==> flow/design.v <==
module rom (
    input  wire       clk,
    input  wire [2:0] addr,
    output reg  [7:0] q
);
    always @(posedge clk) begin
        case (addr)
            3'b000: q = 8'b01011011;   
            3'b001: q = 8'b01000110;   
            3'b010: q = 8'b01010000;   
            3'b011: q = 8'b01000111;   
            3'b100: q = 8'b01000001;   
            3'b101: q = 8'b01011101;   
            3'b110: q = 8'b00001101;   
            3'b111: q = 8'b00001010;   
        endcase
    end
endmodule
module uart_top (
    input  wire CLK,
    output wire TXD
);
    wire [2:0] addr_rom;
    wire [7:0] uart_data;
    rom rom (
        .addr(addr_rom),
        .clk (CLK),
        .q   (uart_data)
    );
    uart_tx uart_tx (
        .clk     (CLK),
        .data    (uart_data),
        .q       (TXD),
        .addr_rom(addr_rom)
    );
endmodule
module uart_tx (
    input wire clk,   
    input wire [7:0] data,   
    output reg q = 1'b1,   
    output reg [2:0] addr_rom = 3'b000   
);
    reg [13:0] cnt = 14'b0;
    reg [3:0] bit_num = 4'b1111;
    reg start;
    wire bit_start = (cnt == 100_000_000 / 9600);   
    wire idle = (bit_num == 4'hF);   
    always @(posedge clk) begin
        if (start && idle) begin
            cnt      <= 14'd0;
            addr_rom <= addr_rom + 1'b1;
        end else if (bit_start) begin
            cnt <= 14'd0;
        end else begin
            cnt <= cnt + 14'd1;
        end
    end
    always @(posedge clk) begin
        if (start && idle) begin
            bit_num <= 4'h0;
            q       <= 1'b0;   
        end else if (bit_start) begin
            case (bit_num)
                4'h0: begin
                    bit_num <= 4'h1;
                    q       <= data[0];
                end
                4'h1: begin
                    bit_num <= 4'h2;
                    q       <= data[1];
                end
                4'h2: begin
                    bit_num <= 4'h3;
                    q       <= data[2];
                end
                4'h3: begin
                    bit_num <= 4'h4;
                    q       <= data[3];
                end
                4'h4: begin
                    bit_num <= 4'h5;
                    q       <= data[4];
                end
                4'h5: begin
                    bit_num <= 4'h6;
                    q       <= data[5];
                end
                4'h6: begin
                    bit_num <= 4'h7;
                    q       <= data[6];
                end
                4'h7: begin
                    bit_num <= 4'h8;
                    q       <= data[7];
                end
                4'h8: begin
                    bit_num <= 4'h9;
                    q       <= 1'b1;
                end   
                default: begin
                    bit_num <= 4'hF;
                    start   <= 1;
                end
            endcase
        end
    end
endmodule
Tool chain data of uart_top. The steps from the RTL of uart_top to its reports follow in flow order. Lines are those of the file above, counted from 1. Operators: Yosys type, input widths -> output width; for muxes data width and select width s. Library cell names are shortened. The mark -- stands for no value.

Design top: uart_top. Clock: CLK. Library: sky130hd. Library corner: tt_025C_1v80.

After elaboration. Counts by Yosys on the flattened word-level netlist (proc, flatten, opt, wreduce; memories kept). Register bits leave out memories and registers merged into their read ports (data or address). Print and check cells are left out. Cells with the same type and inputs are merged into one. Yosys's memory passes give these memory sizes; they may raise the number of words (mostly to a power of two), join words into wider ones and drop unused or constant bits.

The figure for flip-flop bits (word level) is 30. Bits in read-only memories: 48. For word width x clocked read ports the number is 6. The figure for memory cells is 1. The entry for input bits reads 1. The entry for word-level cells reads 24.

For $add $sub $neg the number is 2. For equal/unequal tests the number is 10. The figure for muxes and demuxes is 2. Under reductions and logical operators stands 4.

Memory list: (name not given) (words 8, width 6, rd ports 1, write ports 0, RTL line 7) `case (addr)`.

Operators with widths (number): $pmux 4 s9 (1); $eq 4x3->1 const B (4); $add 14x1->14 const B (1); $eq 14x14->1 const B (1); $reduce_bool 9->1 (1); $pmux 1 s9 (1); $eq 4x2->1 const B (2); $eq 4x4->1 const B (2); $eq 4x1->1 const B (1); $logic_not 4->1 (1); $add 3x1->3 const B (1); $reduce_and 2->1 (1); $reduce_or 2->1 (1).

Logic depth. Longest topological path by Yosys (ltp), each cell counted once; first at word level (registers and memories cut), then after technology mapping (sequential cells cut; the memories' decode and read muxes count).

Word-level depth: 3. ABC_AREA: 0. Under gate-level depth with buffers stands 8. The figure for depth with buffers taken out is 6.

Synthesis result. Yosys stat after the flow's synthesis: flattened, memories mapped to cells. It holds for the ABC_AREA given above (unset counts as 0); a run with the other value may have another netlist.

For mapped cells the number is 143. The figure for synthesis area is 1316.3 um^2. For area of sequential cells the number is 590.6 um^2. Flip-flops: 28. Buffers: 7.

Cells by type (number): dfxtp_1 (25); edfxtp_1 (3); ha_1 (7); nor2_1 (20); xnor2_1 (8); nand2_1 (13); mux2i_1 (4); inv_1 (10); xor2_1 (4); nand3_1 (5); nand4_1 (4); nor3_1 (5); nor4_4 (1); a21oi_1 (4); clkbuf_1 (5); o21ai_0 (3); nor4_1 (2); buf_6 (1).

Other cell types: 19; their cells: 19. By module: a second synthesis without flattening, with its own total; a netlist apart from the flattened one above.

Cell total of the unflattened synthesis: 153. The entry for area (unflattened synthesis) reads 1406.3 um^2.

Each row is one instance without its submodules.

By module: uart_tx (instances 1, cells 125, area 1133.6 um^2, seq. area 470.5 um^2); rom (instances 1, cells 28, area 272.8 um^2, seq. area 120.1 um^2); uart_top (instances 1, cells 0, area 0.0 um^2, seq. area 0.0 um^2).

Worst setup path after synthesis. Source: OpenSTA report_checks on the synthesized netlist (no wires, ideal clock, input and output delay 20% of the period each), path of least setup slack; recovery checks are left aside. Register names are those of the netlist, which keeps one name where synthesis merged equal registers.

Path type: register -> register. Start point: register uart_tx.cnt[9]. End point: register uart_tx.cnt[9]. For clock period the number is 1.76 ns. The figure for data arrival time is 1.623 ns. Slack: 0.022 ns. For path delay the number is 1.738 ns. Stages: 7. For buffers on the path the number is 2. The figure for period reached after synthesis is 1.738 ns.

"path delay" = arrival - input delay + setup time. "stages": output pins that drive a net of the path, with the launching flip-flop's if there is one; two outputs of one cell count as two. "period reached after synthesis" = period - worst setup slack (recovery checks aside). The figure is calculated, with input and output delays left at 20% of the set period. Between the ends stands the longest chain of elaborated cells between them, by number of cells; it is not shown to be the way that was timed. Of several equally long chains one is given. Each line given opens the expression or statement behind the cell; cells for indexed reads and writes are added by Yosys, which also makes memories of some case tables. A register here has more assigning lines than the two given.

Path through: dfxtp_1 > or4_4 > nor4_4 > or2_0 > buf_4 > buf_6 > nor2_1. Under cells in the longest elaborated chain stands 2. The entry for elaborated cells on any way between the ends reads 3. Those cells by class: 1 x add/sub; 1 x eq/ne; 1 x reduce/logical.

Ends and longest elaborated chain, after synthesis: from (decl) (RTL line 43) `reg [13:0] cnt = 14'b0;`; from (assign) (RTL line 50) `cnt      <= 14'd0;`; from (assign) (RTL line 55) `cnt <= cnt + 14'd1;`; $eq 14x14->1 (RTL line 46) `wire bit_start = (cnt == 100_000_000 / 9600);`; $reduce_or 2->1; to (assign) (RTL line 50); to (assign) (RTL line 55); to (decl) (RTL line 43).

Worst path after layout. Path of least setup slack in the final report of job 1 (OpenROAD, finished layout, wires in). Where an end is a register, its clock arrival counts in the times.

Path type: register -> register. Start point: register uart_tx.cnt[9]. End point: register uart_tx.cnt[10]. For clock period the number is 3.18 ns. The figure for data arrival time is 2.47 ns. Slack: 0.93 ns. Stages: 5. For buffers on the path the number is 0.

Between the ends stands the longest chain of elaborated cells between them, by number of cells; it is not shown to be the way that was timed. Of several equally long chains one is given. A register here has more assigning lines than the two given.

Path through: dfxtp_1 > or4_4 > nor4_4 > or2_0 > nor2_1. Under cells in the longest elaborated chain stands 2. The entry for elaborated cells on any way between the ends reads 3. Those cells by class: 1 x add/sub; 1 x eq/ne; 1 x reduce/logical.

Ends and longest elaborated chain, post-layout: from (decl) (RTL line 43) `reg [13:0] cnt = 14'b0;`; from (assign) (RTL line 50) `cnt      <= 14'd0;`; from (assign) (RTL line 55) `cnt <= cnt + 14'd1;`; $eq 14x14->1 (RTL line 46) `wire bit_start = (cnt == 100_000_000 / 9600);`; $reduce_or 2->1; to (assign) (RTL line 50); to (assign) (RTL line 55); to (decl) (RTL line 43).

==> runs of uart_top <==
Settings and measured results of 2 stored flow runs for module uart_top (sky130hd), not sorted in any way. The constraints put input and output delay at 20% of the set period each and load the outputs with 0.01 pF. "reached clock period" means the clock period less the worst setup slack. The figure is calculated, with input and output delays left at 20% of the set period. "critical setup path time" is the time allowed to the run's worst setup path (the clock period less input and output delay, where it has them) less its slack. Clock arrival times count: a late capture clock shortens it, a late launch clock lengthens it. "total power after layout" rests on the timing tool's default activity at the inputs, not on a simulated workload.

Job 1 has these settings: period_ns 3.18; CORE_UTILIZATION 70; SETUP_SLACK_MARGIN 0.33; PLACE_DENSITY_LB_ADDON 0.01; CTS_CLUSTER_DIAMETER 322; CAP_MARGIN 25; CORE_MARGIN 2; SLEW_MARGIN 20. The cell area after synthesis reads 1316.3 um^2. The die size reads 2243.4 um^2. For the standard-cell area after routing the run shows 1372.6 um^2. The utilization of the finished layout is 78.6 %. The lowest setup slack stands at 0.928 ns. The measured setup TNS is 0.000 ns. The measured smallest hold slack is 0.481 ns. The total power after layout stands at 0.0005928 W. The reached clock period is 2.252 ns. For the critical setup path time the run shows 2.25 ns. Kind of the worst setup path: register -> register.

Job 2 has these settings: period_ns 1.88; CORE_UTILIZATION 64; SETUP_SLACK_MARGIN 0.02; PLACE_DENSITY_LB_ADDON 0.04; ABC_AREA 0; GPL_TIMING_DRIVEN 0; CTS_CLUSTER_DIAMETER 88; CAP_MARGIN 20; CORE_MARGIN 2; SLEW_MARGIN 20. The cell area after synthesis reads 1316.3 um^2. The die size reads 2435.4 um^2. For the standard-cell area after routing the run shows 1393.8 um^2. The utilization of the finished layout is 71.8 %. The lowest setup slack stands at 0.237 ns. The measured setup TNS is 0.000 ns. The measured smallest hold slack is 0.477 ns. The total power after layout stands at 0.0008512 W. The reached clock period is 1.643 ns. For the critical setup path time the run shows 1.64 ns. Kind of the worst setup path: register -> register.
